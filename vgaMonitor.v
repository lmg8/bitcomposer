==> flow/design.v <==
module datapath(
    input clk,
    input resetN,
	 input [1:0] select,
    input [7:0] xIn,
	 input [6:0] yIn,
	 input [15:0] qOut1, qOut2, qOut3, qOut4,
    input [3:0] beat,
    output [7:0] xOut,
    output [6:0] yOut,
    output [2:0] cOut
    );
	reg [7:0] x;
	reg [6:0] y;
	reg [3:0] colCount, letterCount;
	reg [2:0] c;
	reg [1:0] rowCount, xCount, yCount;
	reg cFill, xEnable;
	wire cOutline, enable, yEnable, colEnable, rowEnable;
	wire [3:0] doneLetter;
	wire [7:0] letterX;
	wire [6:0] letterY;
	drawLetter letter(clk, letterCount, rowCount, 8'd5, (y-7'd1), letterX, letterY);
	assign cOutline = (colCount == beat) ? 1 : 0;
	assign enable = ~xEnable;
	always @(*) begin
			case (rowCount)
				2'b00: cFill <= qOut1[colCount];
				2'b01: cFill <= qOut2[colCount];
				2'b10: cFill <= qOut3[colCount];
				2'b11: cFill <= qOut4[colCount];
				default: cFill <= qOut1[colCount];
			endcase
	end
	always @(posedge clk) begin
		if (xCount == 0 && yCount == 0 && colCount == 0) begin
			xEnable <= 1'b0;
		end
		if (enable) begin
			if (letterCount == 4'b1001) begin
				letterCount = 4'b0000;
				xEnable <= 1'b1;
			end
			else
				letterCount <= letterCount + 1'b1;
		end
	end
	always @(*) begin
		x <= xIn + (colCount * 8'd8);
		y <= yIn + (rowCount * 7'd20);
		if (xOut <= 8'd	19)
			c <= (rowCount == select) ? 3'b100 : 3'b111;
		else if (xCount == 2'b01 && yCount == 2'b01)
			c <= cFill ? 3'b001 : 3'b111;
		else
			c <= cOutline ? 3'b110 : 3'b000;
	end
	assign yEnable = (xCount == 2'b10) ? 1 : 0;
	assign colEnable = (yCount == 2'b10) ? 1 : 0;
	assign rowEnable = (colCount == 4'b1111) ? 1 : 0;
	always @(posedge clk) begin
		if (xEnable) begin
			if (xCount == 2'b10)
				xCount <= 2'b00;
			else	
				xCount <= xCount + 1'b1;
		end
	end
	always @(posedge clk) begin
		if (xEnable && yEnable) begin
			if (yCount == 2'b10)
				yCount <= 2'b00;
			else
				yCount <= yCount + 1'b1;
		end
	end
	always @(posedge clk) begin
		if (xEnable && yEnable && colEnable) begin
			if (colCount == 4'b1111)
				colCount <= 4'b0000;
			else
				colCount <= colCount + 1'b1;
		end
	end
	always @(posedge clk) begin
		if (xEnable && yEnable && colEnable && rowEnable) begin
			if (rowCount == 2'b11)
				rowCount <= 2'b00;
			else
				rowCount <= rowCount + 1'b1;
		end
	end
	assign xOut = xEnable ? (x + xCount) : letterX;
	assign yOut = xEnable ? (y + yCount) : letterY;
	assign cOut = c;
endmodule
module drawLetter(
	input clk,
	input [3:0] count,
	input [1:0] select,
	input [7:0] xStart,
	input [6:0] yStart,
	output [7:0] xOut,
	output [6:0] yOut
	);
	reg [29:0] letterX;
	reg [29:0] letterY;
	reg [2:0] x, y;
	always @(*) begin
		case (select)
			2'b00: begin  
				letterX <= 30'b001_000_010_000_001_010_000_010_000_010;
				letterY <= 30'b000_001_001_010_010_010_011_011_100_100;
				end
			2'b01: begin  
				letterX <= 30'b010_011_001_000_001_010_011_011_011_011;
				letterY <= 30'b000_000_001_010_011_100_100_100_100_100;
				end
			2'b10: begin  
				letterX <= 30'b000_001_000_010_000_011_000_010_000_001;
				letterY <= 30'b000_000_001_001_010_010_011_011_100_100;
				end
			2'b11: begin  
				letterX <= 30'b000_001_010_011_000_000_001_010_000_000;
				letterY <= 30'b000_000_000_000_001_010_010_010_011_100;
				end
			default: begin  
				letterX <= 30'b001_000_010_000_001_010_000_001_000_001;
				letterY <= 30'b000_001_001_010_010_010_011_011_100_100;
				end
		endcase
	end
	always @(*) begin
		case (count)
			4'b0000: begin
				x = letterX[29:27];
				y = letterY[29:27];
			end
			4'b0001: begin
				x = letterX[26:24];
				y = letterY[26:24];
			end
			4'b0010: begin
				x = letterX[23:21];
				y = letterY[23:21];
			end
			4'b0011: begin
				x = letterX[20:18];
				y = letterY[20:18];
			end
			4'b0100: begin
				x = letterX[17:15];
				y = letterY[17:15];
			end
			4'b0101: begin
				x = letterX[14:12];
				y = letterY[14:12];
			end
			4'b0110: begin
				x = letterX[11:9];
				y = letterY[11:9];
			end
			4'b0111: begin
				x = letterX[8:6];
				y = letterY[8:6];
			end
			4'b1000: begin
				x = letterX[5:3];
				y = letterY[5:3];
			end
			4'b1001: begin
				x = letterX[2:0];
				y = letterY[2:0];
			end
			default: begin
				x = letterX[29:27];
				y = letterY[29:27];
			end
		endcase
	end
	assign xOut = xStart + x;
	assign yOut = yStart + y;
endmodule
-- From RTL to reports: datapath
The steps from the RTL of datapath to its reports follow in flow order.
Lines are those of the file above, counted from 1.
Operators carry their Yosys type and port widths (W data, S select, Z words).
Library cell names are shortened.
Not given: --
- design top: datapath
- clock: clk
- cell library: sky130hd
- corner: tt_025C_1v80

-- After elaboration
Yosys after proc, flatten, opt, wreduce and memory -nomap, before mapping. Enables and synchronous resets that opt folds into registers are not counted as muxes. Memory bits, and registers merged into a memory's read port (data or address), are not among the register bits. Print and check cells are not counted. Equal cells are merged and count once.
- noted add/sub/neg operators: 12
- multiply operators: 1
- noted divide/modulo/power cells: 0
- $lt $le $gt $ge at 1
- noted equal/unequal tests: 19
- shifts and indexed selects at 4
- noted multiplexer cells: 19
- bitwise logic cells at 0
- reductions and logical operators at 10
- operators with widths (cell ; number):
    $pmux W30 S4 ; 2
    $shiftx A16 B4 Y1 ; 4
    $pmux W3 S9 ; 2
    $eq A4 B3 Y1 const B ; 4
    $eq A4 B4 Y1 const B ; 3
    $mux W3 ; 4
    $mul A2 B3 Y5 const B ; 1
    $eq A2 B2 Y1 const B ; 4
    $add A4 B1 Y4 const B ; 2
    $eq A4 B2 Y1 const B ; 2
    $add A8 B2 Y8 ; 1
    $le A8 B5 Y1 const B ; 1
    $add A8 B7 Y8 ; 1
    $mux W8 ; 1
    $sub A7 B1 Y7 const B ; 1
    $add A7 B2 Y7 ; 1
    $add A7 B3 Y7 ; 1
    $add A7 B7 Y7 ; 1
    $mux W7 ; 1
    $mux W1 ; 7
    $logic_and A1 B1 Y1 ; 6
    $add A2 B1 Y2 const B ; 3
    $eq A2 B1 Y1 const B ; 3
    $logic_not A2 Y1 ; 3
    $add A3 B3 Y4 const A ; 1
    $eq A4 B1 Y1 const B ; 1
    $eq A4 B4 Y1 ; 1
    $logic_not A4 Y1 ; 1
Other operator kinds: 3; their cells: 3.
- noted flip-flop bits (word level): 15
- noted latch bits: 0
- memory bits (writable): 0
- noted memory bits (read-only): 0
- word width x clocked read ports at 0
- memory cells: 0
- bits of input ports at 87
- output and inout bits at 18

-- Depth
Depth = most cells in a row (Yosys ltp): at word level without a register or memory, in the mapped netlist without a sequential cell, where the memories' decode and read muxes count.
- depth after elaboration: 7
- ABC_AREA: 0
- gate-level depth with buffers: 18
- gate-level depth less buffers at 16

-- Synthesis result
Yosys stat after the flow's synthesis: flattened, memories mapped to cells. It holds for the ABC_AREA given above (unset counts as 0); a run with the other value may have another netlist.
Totals and module areas in this step are rounded.
- cells by type (type ; number ; total area (sq um)):
    ha_1 ; 43 ; 538.016
    edfxtp_1 ; 14 ; 420.403
    xnor2_1 ; 17 ; 148.893
    inv_1 ; 35 ; 131.376
    a21oi_1 ; 26 ; 130.125
    nand2_1 ; 34 ; 127.622
    mux4_1 ; 4 ; 105.101
    a222oi_1 ; 10 ; 100.096
    nor2_1 ; 23 ; 86.333
    o21ai_0 ; 17 ; 85.082
    fa_1 ; 4 ; 80.077
    nor2b_1 ; 11 ; 68.816
    xor2_1 ; 7 ; 61.309
    a22oi_1 ; 8 ; 60.058
    nand3_1 ; 11 ; 55.053
    and2_1 ; 7 ; 43.792
    buf_2 ; 8 ; 40.038
    a21o_1 ; 5 ; 37.536
Not listed: further types 36, cells in them 67.
- noted cell count: 351
- noted cell area after synthesis: 2830 sq um
- noted sequential part of the area: 440 sq um
- noted mapped flip-flops: 15
- buffers at 18
The figures by module come from a second, unflattened synthesis with its own total; it is not the netlist above.
- cells (unflattened synthesis): 382
- area total of the unflattened synthesis: 3130 sq um
Rows give one instance, submodules left out.
- by module (module ; times used ; cells ; area (sq um) ; sequential area (sq um)):
    datapath ; 1 ; 277 ; 2360 ; 440
    drawLetter ; 1 ; 105 ; 763 ; 0.0

-- Path before layout
OpenSTA on the mapped netlist: ideal clock, no wires. The path of least setup slack (recovery checks aside). Input and output delay are each 20% of the period. Register names are those of the netlist, which keeps one name where synthesis merged equal registers.
- path type: input port to output port
- start point: in yIn[2]
- end point: out yOut[6]
- period at 5.33 ns
- external output delay: 1.066 ns
- time at the first pin: 1.066 ns
- arrival: 3.095 ns
- noted data required time: 4.264 ns
- slack at 1.169 ns
- noted delay of the path: 2.029 ns
- noted stages: 8
- noted path buffers: 0
- period reached after synthesis at 4.161 ns
"delay of the path" = arrival - input delay + setup time.
At an output port there is no setup time.
"stages": output pins that drive a net of the path, with the launching flip-flop's if there is one; two outputs of one cell count as two.
"period reached after synthesis" is the clock period less the worst setup slack; recovery checks do not enter. This is arithmetic on one report: input and output delays are still those of the set period (20% each).
The rows between start and end are the longest chain of elaborated cells between them; the timing report does not say that the signal goes this way. Where chains are equally long, one stands for them.
A line is the first line of the expression or statement that the cell stems from. Yosys adds cells for indexed reads and writes and turns some case tables into memories.
- cells stage by stage: ha_1 > fa_1 > xor2_1 > ha_1 > o31ai_1 > xor2_1 > o22ai_1 > xnor2_1
- cells in the longest elaborated chain at 4
- elaborated cells on any way between the ends at 5
- source lines of those cells: 4
- those cells by class: add/sub: 4; mux: 1
- RTL lines, path after synthesis (what ; line ; source):
    start, declared ; 6 ; input [6:0] yIn,
    $add A7 B7 Y7 ; 50 ; y <= yIn + (rowCount * 7'd20);
    $sub A7 B1 Y7 ; 23 ; drawLetter letter(clk, letterCount, rowCount, 8'd5, (y-7'd1), letterX, letterY);
    $add A7 B3 Y7 ; 182 ; assign yOut = yStart + y;
    $mux W7 ; 94 ; assign yOut = xEnable ? (y + yCount) : letterY;
    end, declared ; 10 ; output [6:0] yOut,

-- Timing after layout
Path of least setup slack in the final report of flow run A (OpenROAD, finished layout, wires in). Where an end is a register, its clock arrival counts in the times.
- path type: flip-flop to output port
- start point: reg letterCount[0]
- end point: out yOut[5]
- period at 3.49 ns
- external output delay: 0.70 ns
- time at the first pin: 0.25 ns
- arrival: 3.38 ns
- noted data required time: 2.79 ns
- slack at -0.58 ns
- noted stages: 18
- noted path buffers: 2
The rows between start and end are the longest chain of elaborated cells between them; the timing report does not say that the signal goes this way. Where chains are equally long, one stands for them.
- cells stage by stage: edfxtp_1 > ha_2 > buf_8 > or3_4 > a21o_1 > a21oi_4 > ha_4 > inv_4 > ha_4 > inv_2 > fa_2 > inv_2 > a21oi_2 > o21bai_1 > xnor2_1 > nor2_1 > a21oi_2 > buf_2
- cells in the longest elaborated chain at 4
- elaborated cells on any way between the ends at 12
- those cells by class: add/sub: 1; eq/ne: 9; mux: 2
- RTL lines, path after layout (what ; line ; source):
    start, declared ; 15 ; reg [3:0] colCount, letterCount;
    start, assigned ; 41 ; letterCount = 4'b0000;
    start, assigned ; 45 ; letterCount <= letterCount + 1'b1;
    $eq A4 B4 Y1 ; 134 ; case (count)
    $pmux W3 S9 ; 134 ;
    $add A7 B3 Y7 ; 182 ; assign yOut = yStart + y;
    $mux W7 ; 94 ; assign yOut = xEnable ? (y + yCount) : letterY;
    end, declared ; 10 ; output [6:0] yOut,

FLOW RESULTS
============

datapath through Yosys and OpenROAD on sky130hd: 2 stored runs, unordered, with their settings and measured results. The constraints put input and output delay at 20% of the set period each and load the outputs with 0.01 pF.
"clock period achieved" means the clock period less the worst setup slack. The figure is calculated, with input and output delays left at 20% of the set period.
"allowed time less slack (worst setup path)" means the part of the period allowed to the worst setup path (the constraints hold back 20% at inputs and 20% at outputs) less its slack; where the path has registers, the arrival times of their clocks count too.
By "power consumption" is meant OpenSTA's value without simulated activity: inputs other than the clock are taken to toggle once in ten clock periods, and the tool carries that through the logic.
Measured values are rounded.

Flow run A
Settings were period_ns = 3.49; CORE_UTILIZATION = 24; SETUP_SLACK_MARGIN = 0.61; PLACE_DENSITY_LB_ADDON = 0.12; CORE_ASPECT_RATIO = 0.64; CELL_PAD_IN_SITES_GLOBAL_PLACEMENT = 3; GPL_TIMING_DRIVEN = 0; GPL_ROUTABILITY_DRIVEN = 1; CTS_CLUSTER_DIAMETER = 334; MAX_ROUTING_LAYER = met4; CAP_MARGIN = 20; CORE_MARGIN = 2; SLEW_MARGIN = 20
- noted the chip area after synthesis (Yosys): 2830 sq um
- noted the die size: 12700 sq um
- noted the standard-cell area of the final layout: 5110 sq um
- final design utilization: 44.8 %
- noted the worst setup slack after layout: -0.583 ns
- summed negative setup slack at -2.44 ns
- worst hold slack: 0.548 ns
- power consumption at 0.671 mW
- noted the clock period achieved: 4.073 ns
- allowed time less slack (worst setup path) at 3.38 ns
- kind of the worst setup path: flip-flop to output port

Flow run B
Settings were period_ns = 3.03; CORE_UTILIZATION = 35; SETUP_SLACK_MARGIN = 0.7; PLACE_DENSITY_LB_ADDON = 0.29; CORE_MARGIN = 3; CELL_PAD_IN_SITES_DETAIL_PLACEMENT = 1; GPL_ROUTABILITY_DRIVEN = 0; CTS_CLUSTER_SIZE = 20; CAP_MARGIN = 0; SLEW_MARGIN = 20
- noted the chip area after synthesis (Yosys): 2830 sq um
- noted the die size: 9190 sq um
- noted the standard-cell area of the final layout: 5220 sq um
- final design utilization: 67.2 %
- noted the worst setup slack after layout: -1.10 ns
- summed negative setup slack at -8.00 ns
- worst hold slack: 0.748 ns
- power consumption at 0.773 mW
- noted the clock period achieved: 4.129 ns
- allowed time less slack (worst setup path) at 3.52 ns
- kind of the worst setup path: flip-flop to output port
